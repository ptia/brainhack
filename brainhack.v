==> flow/design.v <==
`default_nettype none
module inc_dec (i_inc_dec, i_arg, o_res);
  parameter c_arg_width = 8;
  input  wire i_inc_dec;
  input  wire [c_arg_width - 1 : 0] i_arg;
  output wire [c_arg_width - 1 : 0] o_res;
  assign o_res = i_arg + {{(c_arg_width - 1){i_inc_dec}}, 1'b1};
endmodule
`default_nettype none
module register (i_clock, i_enable_in, i_data, o_data);
  parameter c_width = 8;
  input wire i_clock, i_enable_in;
  input wire [c_width - 1 : 0] i_data;
  output wire [c_width - 1 : 0] o_data;
  reg [c_width - 1 : 0] stored_data = 0;
  assign o_data = stored_data;
  always @ (posedge i_clock)
    if (i_enable_in)
      stored_data <= i_data;
endmodule
`default_nettype none
module ram (i_clock, i_enable_in, i_addr, i_data, o_data);
  parameter c_addr_width = 8;
  parameter c_data_width = 8;
  input wire i_clock, i_enable_in;
  input wire [c_addr_width - 1 : 0] i_addr;
  input wire [c_data_width - 1 : 0] i_data;
  output wire [c_data_width - 1 : 0] o_data;
  reg [c_data_width - 1 : 0] ram_content [0 : 2**c_addr_width-1];
  assign o_data = ram_content[i_addr];
  always @ (posedge i_clock)
    if (i_enable_in)
      ram_content[i_addr] <= i_data;
endmodule
module rom (i_addr, o_data);
  parameter c_addr_width = 8;
  parameter c_data_width = 8;
  input wire [c_addr_width - 1 : 0] i_addr;
  output wire [c_data_width - 1 : 0] o_data;
  reg [c_data_width - 1 : 0] rom_content [0 : 2**c_addr_width-1];
  assign o_data = rom_content[i_addr];
endmodule
`default_nettype none
module brainhack (i_clock, i_tape_data, i_prgmem_data, i_stack_data, 
                  o_tape_in, o_tape_addr, o_tape_data, o_prgmem_addr, o_stack_in, o_stack_addr, o_stack_data);
  input wire i_clock;
  input wire [8 - 1 : 0]   i_tape_data;
  input wire [3 - 1 : 0]       i_prgmem_data;
  input wire [8 - 1 : 0] i_stack_data;
  output wire o_tape_in, o_stack_in;
  output wire [8 - 1 : 0]   o_tape_addr;
  output wire [8 - 1 : 0]   o_tape_data;
  output wire [8 - 1 : 0] o_prgmem_addr;
  output wire [4 - 1 : 0]  o_stack_addr;
  output wire [8 - 1 : 0] o_stack_data;
  wire [3 - 1 : 0] instr = i_prgmem_data;
  wire instr_tape    = i_prgmem_data[2 : 1] == 2'b01;  
  wire instr_ptr     = i_prgmem_data[2 : 1] == 2'b10;  
  wire instr_stack   = i_prgmem_data[2 : 1] == 2'b11;  
  wire instr_dec     = i_prgmem_data[0];               
  wire instr_inc     = !instr_dec;
  wire zero = !(|i_tape_data);
  reg ctrl_skip_loop = 0;
  reg [4 - 1 : 0] reg_skip_loop_sp;
  always @ (posedge i_clock) begin
    if (ctrl_skip_loop) begin
      if (instr_stack && instr_dec && sp_data == reg_skip_loop_sp)
        ctrl_skip_loop <= 0;
    end 
    else if (instr_stack && instr_inc && zero) begin
      reg_skip_loop_sp <= sp_inc_dec_res;
      ctrl_skip_loop <= 1;
    end
  end
  register #(8) reg_pc (i_clock, 1'b1, pc_in, o_prgmem_addr);
  inc_dec #(8) pc_inc (1'b0, o_prgmem_addr, pc_inc_res);
  wire [8 - 1 : 0] pc_inc_res;
  wire [8 - 1 : 0] pc_in = ctrl_pc_in_select ? i_stack_data : pc_inc_res;
  wire ctrl_pc_in_select = !ctrl_skip_loop && instr_stack && instr_dec && !zero;
  inc_dec #(4) sp_inc_dec (instr_dec, sp_data, sp_inc_dec_res);
  register #(4) reg_sp (i_clock, ctrl_sp_in, sp_inc_dec_res, sp_data);
  wire [4 - 1 : 0] sp_data;
  wire [4 - 1 : 0] sp_inc_dec_res;
  wire ctrl_sp_in = instr_stack && (instr_inc || instr_dec && zero);
  assign o_stack_data = pc_inc_res;
  assign o_stack_in = instr_stack && instr_inc;
  assign o_stack_addr = instr_inc ? sp_inc_dec_res : sp_data;
  inc_dec  #(8) ptr_inc_dec (instr_dec, o_tape_addr, ptr_in);
  register #(8) reg_ptr (i_clock, ctrl_ptr_in, ptr_in, o_tape_addr);
  wire [8 - 1 : 0] ptr_in;
  wire ctrl_ptr_in = !ctrl_skip_loop && instr_ptr;
  inc_dec #(8) tape_inc_dec (instr_dec, i_tape_data, o_tape_data);
  assign o_tape_in = !ctrl_skip_loop && instr_tape;
endmodule
-- Reports on brainhack
The steps from the RTL of brainhack to its reports follow in flow order.
Line numbers count from 1 in the design file above.
Operators: Yosys type, input widths -> output width; for muxes data width and select width s.
Library cell names are shortened.
A cell with - has no value.
- design top: brainhack
- clock input: i_clock
- cell library: sky130hd
- library corner: tt_025C_1v80

-- After elaboration
Counts by Yosys on the flattened word-level netlist (proc, flatten, opt, wreduce; memories kept). Register bits leave out memories and registers merged into their read ports (data or address); mux counts leave out enables and synchronous resets folded into registers. Print and check cells are left out. Cells with the same type and inputs are merged into one.
- noted add/subtract/negate cells: 4
- noted multiply operators: 0
- div/mod/pow operators: 0
- $lt $le $gt $ge at 0
- eq/ne operators at 4
- shifts and indexed selects at 0
- noted muxes and demuxes: 5
- noted bitwise gates (word level): 1
- reductions and logical operators at 17
- operators with widths (operator ; count):
    $add 8x8->8 ; 2
    $logic_and 1x1->1 ; 11
    $add 8x1->8 const B ; 1
    $reduce_or 8->1 ; 1
    $mux 8 ; 1
    $eq 2x2->1 const B ; 2
    $add 4x4->4 ; 1
    $eq 4x4->1 ; 1
    $mux 4 ; 1
    $logic_not 1->1 ; 3
    $mux 1 ; 3
    $eq 2x1->1 const B ; 1
    $reduce_and 2->1 ; 1
    $logic_or 1x1->1 ; 1
    $not 1->1 ; 1
- noted register bits: 25
- latch bits: 0
- noted memory bits (writable): 0
- noted memory bits (read-only): 0
- noted clocked read ports x word width: 0
- memories at 0
- noted input bits: 20
- output and inout bits: 38
- noted word-level cells: 36

-- Longest topological paths
Depth = most cells in a row (Yosys ltp): at word level without a register or memory, in the mapped netlist without a sequential cell, where the memories' decode and read muxes count.
- word-level depth: 5
- noted ABC_AREA: 1
- gate-level depth with buffers: 8
- mapped depth without buffers at 7

-- After synthesis
The flow's flattened synthesis, as Yosys stat reports it; memories are mapped. The netlist is that of the ABC_AREA named above (0 if unset); the other value can give another one.
- standard cells after synthesis: 255
- synthesis area at 1908.1 µm²
- sequential part of the area at 660.6 µm²
- noted flip-flops: 25
- buffer cells: 2
- cell types (type ; count ; total area (µm²)):
    edfxtp_1 ; 16 ; 480.461
    nand2_1 ; 92 ; 345.331
    ha_1 ; 15 ; 187.68
    dfxtp_1 ; 9 ; 180.173
    inv_1 ; 36 ; 135.13
    nand3_1 ; 22 ; 110.106
    xnor2_1 ; 11 ; 96.342
    nor2_1 ; 18 ; 67.565
    fa_1 ; 3 ; 60.058
    nand3b_1 ; 5 ; 37.536
    xor2_1 ; 3 ; 26.275
    o21ai_0 ; 5 ; 25.024
    buf_6 ; 2 ; 22.522
    a21oi_1 ; 4 ; 20.019
    nor2_8 ; 1 ; 20.019
    or2_2 ; 3 ; 18.768
    nand3_4 ; 1 ; 17.517
    nand4_1 ; 2 ; 12.512
Not listed: further types 6, cells in them 7.

-- Path before layout
Path of least setup slack by OpenSTA after synthesis, without wires, with an ideal clock, recovery checks aside; 20% of the period is set as input and as output delay. Where synthesis merged equal registers, the netlist keeps one of their names.
- kind: in2out
- start: input port i_prgmem_data[0]
- end: output port o_stack_addr[2]
- period: 2830 ps
- external input delay at 566 ps
- noted output delay: 566 ps
- time at the first pin: 566 ps
- arrival at 1597 ps
- noted required time: 2264 ps
- slack: 667 ps
- path delay at 1031 ps
- stages on the path at 6
- path buffers: 1
- synthesis period reached at 2163 ps
"path delay" is the arrival time less input delay plus setup time.
At an output port there is no setup time.
"stages on the path": output pins that drive a net of the path, with the launching flip-flop's if there is one; two outputs of one cell count as two.
"synthesis period reached" = period - worst setup slack (recovery checks aside). The figure is calculated, with input and output delays left at 20% of the set period.
Between the ends stands the longest chain of elaborated cells between them, by number of cells; it is not shown to be the way that was timed. Of several equally long chains one is given.
A line is the first line of the expression or statement that the cell stems from. Yosys adds cells for indexed reads and writes and turns some case tables into memories.
- path through: buf_6 inv_2 fa_1 xnor2_1 nand2_1 o21ai_0
- cells in the longest elaborated chain at 2
- noted elaborated cells on any way between the ends: 2
- source lines of those cells at 2
- those cells by class: add/sub: 1; mux: 1
- ends and longest elaborated chain, after synthesis (element ; RTL line ; text):
    from (decl) ; 48 ; input wire [3 - 1 : 0]       i_prgmem_data;
    $add 4x4->4 ; 7 ; assign o_res = i_arg + {{(c_arg_width - 1){i_inc_dec}}, 1'b1};
    $mux 4 ; 87 ; assign o_stack_addr = instr_inc ? sp_inc_dec_res : sp_data;
    to (decl) ; 54 ; output wire [4 - 1 : 0]  o_stack_addr;
Some nets on the timed path still bear RTL names; the line given drives or declares the net.
- nets with RTL names, path after synthesis (signal ; RTL line):
    reg_sp.i_data[2] ; 7

module brainhack, platform sky130hd, 2 stored runs of the flow under differing settings, order arbitrary. Input and output delays are each 20% of the period that was set; the output load is 0.01 pF.

Run 1

==> flow/run.sh <==
#!/bin/bash
# the make line also repeats the synthesis and layout settings of config.mk as NAME=value (left out here)
make -C /OpenROAD-flow-scripts/flow DESIGN_CONFIG=/design/flow/config.mk WORK_HOME=/design/flow/orfs CLKGATE_MAP_FILE= finish
==> flow/config.mk <==
export PLATFORM = sky130hd
export DESIGN_NAME = brainhack
export DESIGN_NICKNAME = brainhack
export VERILOG_FILES = /design/flow/design.v
export SDC_FILE = /design/flow/constraint.sdc
export NUM_CORES = 4
export LEC_CHECK = 0
export ABC_AREA = 1
export CAP_MARGIN = 20
export CELL_PAD_IN_SITES_GLOBAL_PLACEMENT = 1
export CORE_MARGIN = 7
export CORE_UTILIZATION = 61
export CTS_CLUSTER_SIZE = 43
export GPL_ROUTABILITY_DRIVEN = 1
export GPL_TIMING_DRIVEN = 1
export PLACE_DENSITY = 0.39
export SETUP_SLACK_MARGIN = 0.42
export SLEW_MARGIN = 20
==> flow/constraint.sdc <==
create_clock -name core_clock -period 1.96 [get_ports {i_clock}]
set_input_delay 0.3920 -clock core_clock [delete_from_list [all_inputs] [get_ports {i_clock}]]
set_output_delay 0.3920 -clock core_clock [all_outputs]
set_load 0.01 [all_outputs]

Run 1: unfinished; error GPL-0301 in placement.

Run 2

==> flow/run.sh <==
#!/bin/bash
# the make line also repeats the synthesis and layout settings of config.mk as NAME=value (left out here)
make -C /OpenROAD-flow-scripts/flow DESIGN_CONFIG=/design/flow/config.mk WORK_HOME=/design/flow/orfs CLKGATE_MAP_FILE= finish
==> flow/config.mk <==
export PLATFORM = sky130hd
export DESIGN_NAME = brainhack
export DESIGN_NICKNAME = brainhack
export VERILOG_FILES = /design/flow/design.v
export SDC_FILE = /design/flow/constraint.sdc
export NUM_CORES = 4
export LEC_CHECK = 0
export ABC_AREA = 1
export CAP_MARGIN = 20
export CELL_PAD_IN_SITES_GLOBAL_PLACEMENT = 1
export CORE_ASPECT_RATIO = 1.85
export CORE_MARGIN = 7
export CORE_UTILIZATION = 56
export CTS_CLUSTER_DIAMETER = 302
export GPL_ROUTABILITY_DRIVEN = 0
export HOLD_SLACK_MARGIN = 0.19
export PLACE_DENSITY_LB_ADDON = 0.09
export SLEW_MARGIN = 20
==> flow/constraint.sdc <==
create_clock -name core_clock -period 3.63 [get_ports {i_clock}]
set_input_delay 0.7260 -clock core_clock [delete_from_list [all_inputs] [get_ports {i_clock}]]
set_output_delay 0.7260 -clock core_clock [all_outputs]
set_load 0.01 [all_outputs]

Run 2: unfinished; error FLW-0024 in placement.
